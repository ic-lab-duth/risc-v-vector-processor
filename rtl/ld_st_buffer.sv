==> flow/design.v <==
module and_or_mux
#(
    parameter int INPUTS    = 4,
    parameter int DW        = 16
)
(
    input  logic[INPUTS-1:0][DW-1:0]    data_in,
    input  logic[INPUTS-1:0]            sel,
    output logic[DW-1:0]                data_out
);
logic tmp;
always_comb begin: mux
    for(int w=0; w < DW; w=w+1) begin
        tmp = 0;
        for(int i=0; i < INPUTS; i=i+1) begin
            tmp = tmp | ( sel[i] & data_in[i][w] );
        end
        data_out[w] = tmp;
    end
end
endmodule
module ld_st_buffer #(
    parameter DATA_WIDTH     = 32,
    parameter ADDR_BITS      = 32,
    parameter BLOCK_ID_START = 5 ,
    parameter R_WIDTH        = 6 ,
    parameter MICROOP        = 5 ,
    parameter ROB_TICKET     = 3 ,
    parameter DEPTH          = 4
) (
    input  logic                  clk               ,
    input  logic                  rst_n             ,
    input  logic                  push              ,
    input  logic [ ADDR_BITS-1:0] write_address     ,
    input  logic [DATA_WIDTH-1:0] write_data        ,
    input  logic [   MICROOP-1:0] write_microop     ,
    input  logic [   R_WIDTH-1:0] write_dest        ,
    input  logic [ROB_TICKET-1:0] write_ticket      ,
    input  logic                  write_isfetched   ,
    input  logic [ ADDR_BITS-1:0] search_address    ,
    input  logic [   MICROOP-1:0] search_microop_in ,
    output logic [DATA_WIDTH-1:0] search_data       ,
    output logic [   MICROOP-1:0] search_microop    ,
    output logic [   R_WIDTH-1:0] search_dest       ,
    output logic [ROB_TICKET-1:0] search_ticket     ,
    output logic                  search_valid_hit  ,
    output logic                  search_partial_hit,
    input  logic                  valid_update      ,
    input  logic [ ADDR_BITS-1:0] update_address    ,
    input  logic                  pop               ,
    output logic                  head_isfetched    ,
    output logic [ ADDR_BITS-1:0] head_address      ,
    output logic [DATA_WIDTH-1:0] head_data         ,
    output logic [   MICROOP-1:0] head_microop      ,
    output logic [   R_WIDTH-1:0] head_dest         ,
    output logic [ROB_TICKET-1:0] head_ticket       ,
    output logic                  valid             ,
    output logic                  ready
);
    localparam INFO_WIDTH = R_WIDTH + MICROOP;
    logic [DEPTH-1:0][ADDR_BITS-1:0]  saved_address;
    logic [DEPTH-1:0][DATA_WIDTH-1:0] saved_data;
    logic [DEPTH-1:0][ROB_TICKET-1:0] saved_ticket;
    logic [DEPTH-1:0][INFO_WIDTH-1:0] saved_info;
    logic [INFO_WIDTH-1:0]            head_info, search_info;
    logic [DEPTH-1:0]                 saved_valid, saved_isfetched;
    logic [    DEPTH-1:0] head, tail, stat_counter ;
    logic [    DEPTH-1:0] matched_update, matched_search_main, matched_search_sec, matched_search;
    logic                 will_update, one_found, microop_ok;
    localparam int LD_BF_SIZE = $bits(saved_address) + $bits(saved_ticket) + $bits(saved_info);
    localparam int ST_BF_SIZE = $bits(saved_address) + $bits(saved_data) + $bits(saved_ticket) + $bits(saved_info);
    assign valid = ~stat_counter[0];
    assign ready = ~stat_counter[DEPTH-1];
    always_comb begin : MatchSearch
        for (int i = 0; i < DEPTH; i++) begin
            matched_search_main[i] = saved_valid[i] ? (search_address[ADDR_BITS-1:BLOCK_ID_START]==saved_address[i][ADDR_BITS-1:BLOCK_ID_START]) : 1'b0;
            matched_search_sec[i] = saved_valid[i] ? (search_address[BLOCK_ID_START-1:0]==saved_address[i][BLOCK_ID_START-1:0]) : 1'b0;
        end
        for (int i = 0; i < DEPTH; i++) begin
            matched_search[i] = matched_search_main[i] & matched_search_sec[i]; 
        end
    end
    always_comb begin : MicroopOk
        if(search_microop_in==5'b00001) begin
            microop_ok = (search_microop == 5'b00110);
        end else if(search_microop_in==5'b00010 | search_microop_in==5'b00011) begin
            microop_ok = (search_microop == 5'b00111 | search_microop == 5'b00110);
        end else if(search_microop_in==5'b00100 | search_microop_in==5'b00101) begin
            microop_ok = 1;
        end else begin
            microop_ok = 0;
        end
    end
    always_comb begin : ValidHit
        search_valid_hit = 0;
        for (int i = 0; i < DEPTH; i++) begin
            if(matched_search[i] && microop_ok) begin
                search_valid_hit = 1;
            end
        end
    end
    assign search_partial_hit = |matched_search_main;
    always_comb begin : matchUpdate
        for (int i = 0; i < DEPTH; i++) begin
            matched_update[i] = saved_valid[i] ? (update_address[ADDR_BITS-1:BLOCK_ID_START]==saved_address[i][ADDR_BITS-1:BLOCK_ID_START]) : 1'b0;
        end
    end
    assign will_update = |matched_update & valid_update;
    always_ff @(posedge clk or negedge rst_n) begin : TailManagement
        if(!rst_n) begin
            tail <= 1;
        end else begin
            if (push) tail <= {tail[DEPTH-2:0], tail[DEPTH-1]};
        end
    end
    always_ff @(posedge clk or negedge rst_n) begin : HeadManagement
        if(!rst_n) begin
            head <= 1;
        end else begin
            if (pop) begin
                head <= {head[DEPTH-2:0], head[DEPTH-1]};
            end
        end
    end
    always_ff @(posedge clk or negedge rst_n) begin : statCounter
        if(!rst_n) begin
            stat_counter <= 1;
        end else begin
            if (push & !pop) begin
                stat_counter <= stat_counter << 1;
            end else if (!push &  pop) begin
                stat_counter <= stat_counter >> 1;
            end
        end
    end
    always_ff @(posedge clk) begin : MemoryData
        for (int i = 0; i < DEPTH; i++) begin
            if(push && tail[i]) begin
                saved_address[i] <= write_address;
                saved_data[i]    <= write_data;
                saved_ticket[i]  <= write_ticket;
                saved_info[i]    <= {write_dest,write_microop};
            end
        end
    end
    always_ff @(posedge clk or negedge rst_n) begin : MemoryValidity
        if(!rst_n) begin
            saved_valid <= 'b0;
        end else begin
            for (int i = 0; i < DEPTH; i++) begin
                if(push && tail[i]) begin
                    saved_valid[i]   <= 1'b1;
                end else if(pop && head[i]) begin
                    saved_valid[i]   <= 1'b0;
                end
            end
        end
    end
    always_ff @(posedge clk or negedge rst_n) begin : MemoryFetched
        if(!rst_n) begin
            saved_isfetched <= 'b0;
        end else begin
            for (int i = 0; i < DEPTH; i++) begin
                if(push && tail[i]) begin
                    saved_isfetched[i] <= write_isfetched;
                end else if(will_update && matched_update[i]) begin
                    saved_isfetched[i] <= 1'b1;
                end
            end
        end
    end
    and_or_mux #(
        .INPUTS    (DEPTH     ),
        .DW        (ADDR_BITS)
    ) mux_addr (
        .data_in (saved_address ),
        .sel     (head       ),
        .data_out(head_address)
    );
    and_or_mux #(
        .INPUTS    (DEPTH     ),
        .DW        (DATA_WIDTH)
    ) mux_data (
        .data_in (saved_data ),
        .sel     (head       ),
        .data_out(head_data)
    );
    and_or_mux #(
        .INPUTS    (DEPTH  ),
        .DW        (INFO_WIDTH)
    ) mux_info (
        .data_in (saved_info ),
        .sel     (head       ),
        .data_out(head_info)
    );
    assign head_microop = head_info[0 +: MICROOP];
    assign head_dest    = head_info[MICROOP +: R_WIDTH];
    and_or_mux #(
        .INPUTS    (DEPTH     ),
        .DW        (ROB_TICKET)
    ) mux_ticket (
        .data_in (saved_ticket ),
        .sel     (head         ),
        .data_out(head_ticket)
    );
    and_or_mux #(
        .INPUTS    (DEPTH     ),
        .DW        (1)
    ) mux_is_fetched (
        .data_in (saved_isfetched ),
        .sel     (head         ),
        .data_out(head_isfetched)
    );
    and_or_mux #(
        .INPUTS    (DEPTH     ),
        .DW        (DATA_WIDTH)
    ) mux_data_s (
        .data_in (saved_data ),
        .sel     (matched_search),
        .data_out(search_data)
    );
    and_or_mux #(
        .INPUTS    (DEPTH  ),
        .DW        (INFO_WIDTH)
    ) mux_info_s (
        .data_in (saved_info ),
        .sel     (matched_search),
        .data_out(search_info)
    );
    assign search_microop = search_info[0 +: MICROOP];
    assign search_dest    = search_info[MICROOP +: R_WIDTH];
    and_or_mux #(
        .INPUTS    (DEPTH     ),
        .DW        (ROB_TICKET)
    ) mux_ticket_s (
        .data_in (saved_ticket ),
        .sel     (matched_search),
        .data_out(search_ticket)
    );
endmodule
==> Reports on ld_st_buffer <==
The steps from the RTL of ld_st_buffer to its reports follow in flow order.
Lines are those of the file above, counted from 1.
{ "setup": {"top_module": "ld_st_buffer", "clock_port": "clk", "library": "sky130hd", "lib_corner": "tt_025C_1v80"} }

==> Word level <==
Yosys after proc, flatten, opt, wreduce and memory -nomap, before mapping. Memory bits, and registers merged into a memory's read port (data or address), are not among the register bits. Print and check cells are not counted. Equal cells are merged and count once.
{ "word_totals": {"out_inout_bits": 129, "ff_bits": 332, "wordCells": 999, "in_bits": 153} }
{ "op_classes": {"eq_ne": 19, "n_logic": 887, "muxes": 37, "reduce_and_logical": 29} }
{ "op_table": {"columns": ["operator", "n"], "rows": [
  ["1-bit bitwise AND", 507],
  ["1-bit OR", 378],
  ["27-bit equality test", 8],
  ["1-bit two-way mux", 35],
  ["5-bit by 3-bit equality test with 1-bit output (second input constant)", 4],
  ["5-bit equality test", 4],
  ["2-bit nonzero test", 9],
  ["1-bit logical AND", 16],
  ["5-bit by 2-bit equality test with 1-bit output (second input constant)", 2],
  ["4-bit OR reduction", 2],
  ["4-bit two-way mux", 2],
  ["5-bit by 1-bit equality test with 1-bit output (second input constant)", 1],
  ["1-bit NOT", 2],
  ["1-bit zero test", 2]
]} }

==> Depth <==
Longest topological path by Yosys (ltp), each cell counted once; first at word level (registers and memories cut), then after technology mapping (sequential cells cut; the memories' decode and read muxes count).
{ "logic_depth": {"depth_word": 16, "ABC_AREA": 0, "mapped_depth": 10} }

==> Mapped cells and area <==
The flow's flattened synthesis, as Yosys stat reports it; memories are mapped. The netlist is that of the ABC_AREA named above (0 if unset); the other value can give another one.
The area totals of this step are shown rounded.
{ "by_type": {"columns": ["cell_type", "n", "area_total_um2"], "rows": [
  ["sky130_fd_sc_hd__edfxtp_1", 312, 9.37E+03],
  ["sky130_fd_sc_hd__a22oi_1", 242, 1.82E+03],
  ["sky130_fd_sc_hd__xnor2_1", 140, 1.23E+03],
  ["sky130_fd_sc_hd__xor2_1", 96, 840.806],
  ["sky130_fd_sc_hd__nand2_1", 143, 536.765],
  ["sky130_fd_sc_hd__dfrtp_1", 17, 425.408],
  ["sky130_fd_sc_hd__nand4_1", 32, 200.192],
  ["sky130_fd_sc_hd__clkbuf_1", 50, 187.68],
  ["sky130_fd_sc_hd__nor4_1", 25, 156.4],
  ["sky130_fd_sc_hd__buf_2", 20, 100.096],
  ["sky130_fd_sc_hd__nand3_1", 20, 100.096],
  ["sky130_fd_sc_hd__dfstp_2", 3, 78.826],
  ["sky130_fd_sc_hd__buf_4", 10, 75.072],
  ["sky130_fd_sc_hd__inv_1", 15, 56.304],
  ["sky130_fd_sc_hd__o21ai_0", 11, 55.053],
  ["sky130_fd_sc_hd__nand4_4", 2, 42.541],
  ["sky130_fd_sc_hd__nor3_2", 4, 40.038],
  ["sky130_fd_sc_hd__nor4_2", 3, 37.536]
]} }
Not listed: further types 20, cells in them 51.
{ "mapped": {"mapped_area_um2": 15730, "cell_count": 1196, "buf_cells": 85, "ffs": 332} }
By module: a second synthesis without flattening, with its own total; a netlist apart from the flattened one above.
{ "hier_totals": {"cells_unflattened": 1188, "hier_area_um2": 15890} }
Rows give one instance, submodules left out.
{ "by_module": {"columns": ["mod", "mod_area_um2", "n_cells", "instances"], "rows": [
  ["ld_st_buffer", 13180, 762, 1],
  ["and_or_mux", 686.9, 109, 3],
  ["and_or_mux", 251.5, 38, 2],
  ["and_or_mux", 63.8, 10, 2],
  ["and_or_mux", 18.8, 3, 1]
]} }

==> Timing after synthesis <==
Path of least setup slack by OpenSTA after synthesis, without wires, with an ideal clock, recovery checks aside; 20% of the period is set as input and as output delay. Where synthesis merged equal registers, the netlist keeps one of their names.
{ "synth_timing": {"path_type": "input port to output port", "start": "input search_address[10]", "end": "output search_valid_hit", "path_delay_ps": 1493, "output_delay_ps": 642, "path_buffers": 1, "t_arrival_ps": 2135, "t_first_pin_ps": 642, "period_ps": 3210, "stages": 9, "path_slack_ps": 433, "synth_period_reached_ps": 2777} }
"path_delay_ps" = arrival - input delay + setup time.
A path that ends at an output port has no setup time.
"stages" counts driving pins, that of a launching flip-flop among them; a cell with two outputs on the path counts twice.
"synth_period_reached_ps" is the clock period less the worst setup slack; recovery checks do not enter. This is arithmetic on one report: input and output delays are still those of the set period (20% each).
The rows between start and end are the longest chain of elaborated cells between them; the timing report does not say that the signal goes this way. Where chains are equally long, one stands for them.
A line is the first line of the expression or statement that the cell stems from. Yosys adds cells for indexed reads and writes and turns some case tables into memories.
{ "synth_between": {"cell_sequence": "sky130_fd_sc_hd__buf_6 -> sky130_fd_sc_hd__xnor2_1 -> sky130_fd_sc_hd__nand4_1 -> sky130_fd_sc_hd__nor4_2 -> sky130_fd_sc_hd__and2b_2 -> sky130_fd_sc_hd__a32oi_1 -> sky130_fd_sc_hd__a22oi_1 -> sky130_fd_sc_hd__nor4b_2 -> sky130_fd_sc_hd__o31a_1", "elab_chain_len": 16, "cone_cells": 60, "classes_between": "6 x eq/ne; 10 x mux; 40 x logic; 4 x reduce/logical"} }
{ "synth_rtl": {"columns": ["item", "line_no", "text"], "rows": [
  ["from (decl)", 40, "input  logic [ ADDR_BITS-1:0] search_address    ,"],
  ["27-bit equality test", 76, "matched_search_main[i] = saved_valid[i] ? (search_address[ADDR_BITS-1:BLOCK_ID_START]==saved_address[i][ADDR_B ..."],
  ["1-bit two-way mux", 76, null],
  ["1-bit bitwise AND", 80, "matched_search[i] = matched_search_main[i] & matched_search_sec[i];"],
  ["1-bit bitwise AND", 16, "tmp = tmp | ( sel[i] & data_in[i][w] );"],
  ["1-bit OR x3", 16, null],
  ["5-bit by 3-bit equality test with 1-bit output", 87, "microop_ok = (search_microop == 5'b00111 | search_microop == 5'b00110);"],
  ["1-bit OR", 87, null],
  ["1-bit two-way mux", 86, "end else if(search_microop_in==5'b00010 | search_microop_in==5'b00011) begin"],
  ["1-bit two-way mux", 84, "if(search_microop_in==5'b00001) begin"],
  ["1-bit logical AND", 97, "if(matched_search[i] && microop_ok) begin"],
  ["1-bit two-way mux x4", 97, null],
  ["to (decl)", 46, "output logic                  search_valid_hit  ,"]
]} }

==> Path in the finished layout <==
From the final timing report of flow run 1: the path of least setup slack in the routed layout; clock arrival at registers is part of the times.
The report prints the path's times to 10 ps; the period is as set.
{ "layout_timing": {"path_type": "input port to output port", "start": "input search_address[17]", "end": "output search_valid_hit", "path_buffers": 5, "t_arrival_ps": 3080, "period_ps": 3160, "stages": 13, "path_slack_ps": -550, "output_delay_ps": 630, "t_first_pin_ps": 630} }
The rows between start and end are the longest chain of elaborated cells between them; the timing report does not say that the signal goes this way. Where chains are equally long, one stands for them.
{ "layout_between": {"cell_sequence": "sky130_fd_sc_hd__dlygate4sd2_1 -> sky130_fd_sc_hd__buf_6 -> sky130_fd_sc_hd__xnor2_2 -> sky130_fd_sc_hd__nand4_1 -> sky130_fd_sc_hd__nor4_4 -> sky130_fd_sc_hd__buf_4 -> sky130_fd_sc_hd__and3b_2 -> sky130_fd_sc_hd__buf_6 -> sky130_fd_sc_hd__a22oi_2 -> sky130_fd_sc_hd__a21oi_2 -> sky130_fd_sc_hd__nor4b_4 -> sky130_fd_sc_hd__o31a_1 -> sky130_fd_sc_hd__buf_2", "elab_chain_len": 16, "cone_cells": 60, "classes_between": "6 x eq/ne; 10 x mux; 40 x logic; 4 x reduce/logical"} }
{ "layout_rtl": {"columns": ["item", "line_no", "text"], "rows": [
  ["from (decl)", 40, "input  logic [ ADDR_BITS-1:0] search_address    ,"],
  ["27-bit equality test", 76, "matched_search_main[i] = saved_valid[i] ? (search_address[ADDR_BITS-1:BLOCK_ID_START]==saved_address[i][ADDR_B ..."],
  ["1-bit two-way mux", 76, null],
  ["1-bit bitwise AND", 80, "matched_search[i] = matched_search_main[i] & matched_search_sec[i];"],
  ["1-bit bitwise AND", 16, "tmp = tmp | ( sel[i] & data_in[i][w] );"],
  ["1-bit OR x3", 16, null],
  ["5-bit by 3-bit equality test with 1-bit output", 87, "microop_ok = (search_microop == 5'b00111 | search_microop == 5'b00110);"],
  ["1-bit OR", 87, null],
  ["1-bit two-way mux", 86, "end else if(search_microop_in==5'b00010 | search_microop_in==5'b00011) begin"],
  ["1-bit two-way mux", 84, "if(search_microop_in==5'b00001) begin"],
  ["1-bit logical AND", 97, "if(matched_search[i] && microop_ok) begin"],
  ["1-bit two-way mux x4", 97, null],
  ["to (decl)", 46, "output logic                  search_valid_hit  ,"]
]} }

--- measured runs ---
2 stored runs of ld_st_buffer in the flow (synthesis by Yosys, layout by OpenROAD, sky130hd cells), in arbitrary order. Constraints: input delay and output delay 20% of the set period each, output load 0.01 pF.
"timing.worst_path_ps" means the part of the period allowed to the worst setup path (the constraints hold back 20% at inputs and 20% at outputs) less its slack; where the path has registers, the arrival times of their clocks count too.
"power_total_uw" is the tool's figure for a default switching activity; nothing was simulated.
"timing.worst_path_ps" is given in steps of 10 ps.
The measured numbers are rounded.
[
  {
    "run": "flow run 1",
    "settings": { "period_ns": 3.16, "SETUP_SLACK_MARGIN": 0.58, "CAP_MARGIN": 20, "CORE_MARGIN": 2, "CORE_UTILIZATION": 40, "SLEW_MARGIN": 20 },
    "results": { "synth_area_um2": 15730, "dieArea_um2": 40930, "finish.stdcell_area_um2": 22930, "fin_util_pct": 59.2, "final_setup_ws_ps": -548, "power_total_uw": 12370, "timing.worst_path_ps": 2440, "critical_path_kind": "input port to output port" }
  },
  {
    "run": "flow run 2",
    "settings": { "period_ns": 2.33, "CORE_UTILIZATION": 20, "SETUP_SLACK_MARGIN": 0.17, "PLACE_DENSITY_LB_ADDON": 0.25, "TNS_END_PERCENT": 95, "ABC_AREA": 0, "GPL_TIMING_DRIVEN": 0, "GPL_ROUTABILITY_DRIVEN": 1, "CTS_CLUSTER_DIAMETER": 247, "CAP_MARGIN": 10, "SLEW_MARGIN": 0, "CORE_MARGIN": 2 },
    "results": { "synth_area_um2": 15730, "dieArea_um2": 80910, "finish.stdcell_area_um2": 24000, "fin_util_pct": 30.9, "final_setup_ws_ps": -1383, "power_total_uw": 18460, "timing.worst_path_ps": 2780, "critical_path_kind": "input port to output port" }
  }
]
--- end ---
